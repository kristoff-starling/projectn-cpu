==> flow/design.v <==
module regfile(
    input clk,
    input [4:0] ra,
    input [4:0] rb,
    input [4:0] rw,
    input [31:0] busw,
    input we,
    output reg [31:0] busa,
    output reg [31:0] busb,
    output [31:0] x0, x1, x2, x3, x4, x5, x6, x7,
    output [31:0] x8, x9, x10, x11, x12, x13, x14, x15,
    output [31:0] x16, x17, x18, x19, x20, x21, x22, x23,
    output [31:0] x24, x25, x26, x27, x28, x29, x30, x31
);
    reg [31:0] registers[31:0]; integer i;
    initial begin
        for (i = 0; i <= 31; i = i + 1) registers[i] = 0;
    end
    always @(*) begin
        busa = registers[ra];
        busb = registers[rb];
    end
    always @(posedge clk) begin
        if (we == 1'b1 && rw != 5'b00000) registers[rw] <= busw;
    end
    assign x0 = registers[0]; assign x1 = registers[1]; assign x2 = registers[2]; assign x3 = registers[3];
    assign x4 = registers[4]; assign x5 = registers[5]; assign x6 = registers[6]; assign x7 = registers[7];
    assign x8 = registers[8]; assign x9 = registers[9]; assign x10 = registers[10]; assign x11 = registers[11];
    assign x12 = registers[12]; assign x13 = registers[13]; assign x14 = registers[14]; assign x15 = registers[15];
    assign x16 = registers[16]; assign x17 = registers[17]; assign x18 = registers[18]; assign x19 = registers[19];
    assign x20 = registers[20]; assign x21 = registers[21]; assign x22 = registers[22]; assign x23 = registers[23];
    assign x24 = registers[24]; assign x25 = registers[25]; assign x26 = registers[26]; assign x27 = registers[27];
    assign x28 = registers[28]; assign x29 = registers[29]; assign x30 = registers[30]; assign x31 = registers[31];
endmodule
# [Reports on regfile]
# What the tools print for regfile, step after step.
# Lines are those of the file above, counted from 1.
# Operators: Yosys type, input widths -> output width; for muxes data width and select width s.
# Cell names lack the library's common part.
# A cell with - has no value.
[inputs] top="regfile" clock="clk" library="sky130hd" pvt_corner="tt_025C_1v80"

# [After elaboration]
# Source: Yosys, flattened and elaborated, memories not mapped. Widths are those after wreduce; folded enables and synchronous resets count as part of the registers. Registers that Yosys merges into a memory's read port (data or address) are not register bits. Print and check cells do not count. Equal cells are merged and count once.
# Memory sizes are those after Yosys's memory passes, which may raise the word count (mostly to a power of two), join words into wider ones and drop unused or constant bits.
[op_classes] mux=3 reduce_and_logical=2
[ops] op="$mux 32" n=1
[ops] op="$reduce_bool 5->1" n=1
[ops] op="$mux 5" n=1
[ops] op="$logic_and 1x1->1" n=1
[ops] op="$mux 1" n=1
[word_totals] regBits=0 ram_bits=1024 memories=1 input_bits=49 out_inout_bits=1088
[memory_table] memory="registers" size=32 width=32 line=15 rtl="reg [31:0] registers[31:0]; integer i;"

# [Longest topological paths]
# Depth = most cells in a row (Yosys ltp): at word level without a register or memory, in the mapped netlist without a sequential cell, where the memories' decode and read muxes count.
[depth] depth_word=3 abc_area=0 ltp_mapped=8

# [Mapped cells and area]
# Yosys stat after the flow's synthesis: flattened, memories mapped to cells. It holds for the ABC_AREA given above (unset counts as 0); a run with the other value may have another netlist.
[synth_totals] cells=3386 mapped_area_um2=48790.5 sequential_area_um2=30749.5 ff_cells=1024 n_buf=253
[by_type] type="edfxtp_1" n=1024 area_total_um2=3.07E+04
[by_type] type="mux2i_1" n=1024 area_total_um2=1.02E+04
[by_type] type="a22oi_1" n=192 area_total_um2=1.44E+03
[by_type] type="a22o_1" n=128 area_total_um2=1.12E+03
[by_type] type="nand3_1" n=194 area_total_um2=970.931
[by_type] type="a21oi_1" n=192 area_total_um2=960.922
[by_type] type="nand2_1" n=195 area_total_um2=731.952
[by_type] type="buf_6" n=45 area_total_um2=506.736
[by_type] type="a31oi_1" n=64 area_total_um2=400.384
[by_type] type="buf_4" n=49 area_total_um2=367.853
[by_type] type="buf_2" n=65 area_total_um2=325.312
[by_type] type="nor3_1" n=64 area_total_um2=320.307
[by_type] type="clkbuf_1" n=79 area_total_um2=296.534
[by_type] type="nor2_1" n=34 area_total_um2=127.622
[by_type] type="buf_1" n=11 area_total_um2=41.29
[by_type] type="nand3b_1" n=5 area_total_um2=37.536
[by_type] type="clkbuf_4" n=4 area_total_um2=30.029
[by_type] type="or3b_2" n=3 area_total_um2=26.275
# Other cell types: 6; their cells: 14.

# [Path before layout]
# Source: OpenSTA report_checks on the synthesized netlist (no wires, ideal clock, input and output delay 20% of the period each), path of least setup slack; recovery checks are left aside. Register names are those of the netlist, which keeps one name where synthesis merged equal registers.
[synth_timing] path_type="in2reg" start="input rw[1]" end="memory registers[12][0]" period_ps=4150 setup_ps=421 t_first_pin_ps=830 t_arrival_ps=2829 required_ps=3729 path_slack_ps=900 delay_ps=2420 path_stages=3 path_buffers=1 period_less_setup_slack_ps=3250
# "delay_ps" is the arrival time less input delay plus setup time.
# "path_stages": output pins that drive a net of the path, with the launching flip-flop's if there is one; two outputs of one cell count as two.
# "period_less_setup_slack_ps" is the clock period less the worst setup slack; recovery checks do not enter. This is arithmetic on one report: input and output delays are still those of the set period (20% each).
# The rows between start and end are the longest chain of elaborated cells between them; the timing report does not say that the signal goes this way. Where chains are equally long, one stands for them.
# A line is the first line of the expression or statement that the cell stems from. Yosys adds cells for indexed reads and writes and turns some case tables into memories.
# Only ways into the end's enable, where the timed path ends, are counted here.
[synth_between] path_cell_list="or3b_2 > clkbuf_1 > nor2_1" elab_chain_len=3
[synth_lines] item="start, declared" line=5 rtl="input [4:0] rw,"
[synth_lines] item="$reduce_bool 5->1" line=24 rtl="if (we == 1'b1 && rw != 5'b00000) registers[rw] <= busw;"
[synth_lines] item="$logic_and 1x1->1" line=24
[synth_lines] item="$mux 5" line=24
[synth_lines] item="end, declared" line=15 rtl="reg [31:0] registers[31:0]; integer i;"

# [Worst path after layout]
# Path of least setup slack in the final report of record 1 (OpenROAD, finished layout, wires in). Where an end is a register, its clock arrival counts in the times.
# The path's times are printed in steps of 10 ps; the period is the one set.
[layout_timing] path_type="reg2out" start="memory registers[6][13]" end="output busa[13]" period_ps=2060 out_delay_ps=410 t_first_pin_ps=710 t_arrival_ps=2480 required_ps=1650 path_slack_ps=-830 path_stages=8 path_buffers=2
# The rows between start and end are the longest chain of elaborated cells between them; the timing report does not say that the signal goes this way. Where chains are equally long, one stands for them.
# The chain passes a memory read, where the word-level depth is cut; so it can be longer than that depth.
[layout_between] path_cell_list="edfxtp_1 > mux2i_2 > a22o_1 > nor3_2 > a31oi_4 > buf_6 > nand3_4 > buf_6" elab_chain_len=1
[layout_lines] item="start, declared" line=15 rtl="reg [31:0] registers[31:0]; integer i;"
[layout_lines] item="$mem_v2 32x32" line=15
[layout_lines] item="end, declared" line=8 rtl="output reg [31:0] busa,"

# Flow runs of regfile

Measured results for regfile: 2 stored runs of the Yosys and OpenROAD flow on sky130hd. The settings differ; the order carries no meaning. The constraints put input and output delay at 20% of the set period each and load the outputs with 0.01 pF.
"worst_setup_path_time_ps" is the time allowed to the run's worst setup path (the clock period less input and output delay, where it has them) less its slack. Clock arrival times count: a late capture clock shortens it, a late launch clock lengthens it.
"worst_setup_path_time_ps" is known to 10 ps.

[flow] record 1: files
==> flow/run.sh <==
#!/bin/bash
# the make line also repeats the synthesis and layout settings of config.mk as NAME=value (left out here)
make -C /OpenROAD-flow-scripts/flow DESIGN_CONFIG=/design/flow/config.mk WORK_HOME=/design/flow/orfs CLKGATE_MAP_FILE= finish
==> flow/config.mk <==
export PLATFORM = sky130hd
export DESIGN_NAME = regfile
export DESIGN_NICKNAME = regfile
export VERILOG_FILES = /design/flow/design.v
export SDC_FILE = /design/flow/constraint.sdc
export NUM_CORES = 4
export LEC_CHECK = 0
export CAP_MARGIN = 20
export CORE_MARGIN = 2
export CORE_UTILIZATION = 40
export GPL_ROUTABILITY_DRIVEN = 1
export SLEW_MARGIN = 20
==> flow/constraint.sdc <==
create_clock -name core_clock -period 2.06 [get_ports {clk}]
set_input_delay 0.4120 -clock core_clock [delete_from_list [all_inputs] [get_ports {clk}]]
set_output_delay 0.4120 -clock core_clock [all_outputs]
set_load 0.01 [all_outputs]

[flow] record 1: metrics
[metrics] final_setup_ws_ps = -827
[metrics] final_cell_area_um2 = 82267.7
[metrics] worst_setup_path_time_ps = 2480
[metrics] path_kind = reg2out
[metrics] setupTns_ps = -41664
[metrics] final_hold_ws_ps = 510
[metrics] die_area_um2 = 124786.0
[metrics] synthesis_area_um2 = 48790.5

[flow] record 2: files
==> flow/run.sh <==
#!/bin/bash
# the make line also repeats the synthesis and layout settings of config.mk as NAME=value (left out here)
make -C /OpenROAD-flow-scripts/flow DESIGN_CONFIG=/design/flow/config.mk WORK_HOME=/design/flow/orfs CLKGATE_MAP_FILE= finish
==> flow/config.mk <==
export PLATFORM = sky130hd
export DESIGN_NAME = regfile
export DESIGN_NICKNAME = regfile
export VERILOG_FILES = /design/flow/design.v
export SDC_FILE = /design/flow/constraint.sdc
export NUM_CORES = 4
export LEC_CHECK = 0
export CAP_MARGIN = 20
export CORE_MARGIN = 2
export CORE_UTILIZATION = 40
export SLEW_MARGIN = 20
==> flow/constraint.sdc <==
create_clock -name core_clock -period 3.91 [get_ports {clk}]
set_input_delay 0.7820 -clock core_clock [delete_from_list [all_inputs] [get_ports {clk}]]
set_output_delay 0.7820 -clock core_clock [all_outputs]
set_load 0.01 [all_outputs]

[flow] record 2: metrics
[metrics] final_setup_ws_ps = -48
[metrics] final_cell_area_um2 = 69938.3
[metrics] worst_setup_path_time_ps = 2390
[metrics] path_kind = in2out
[metrics] setupTns_ps = -50
[metrics] final_hold_ws_ps = 656
[metrics] die_area_um2 = 124786.0
[metrics] synthesis_area_um2 = 48790.5
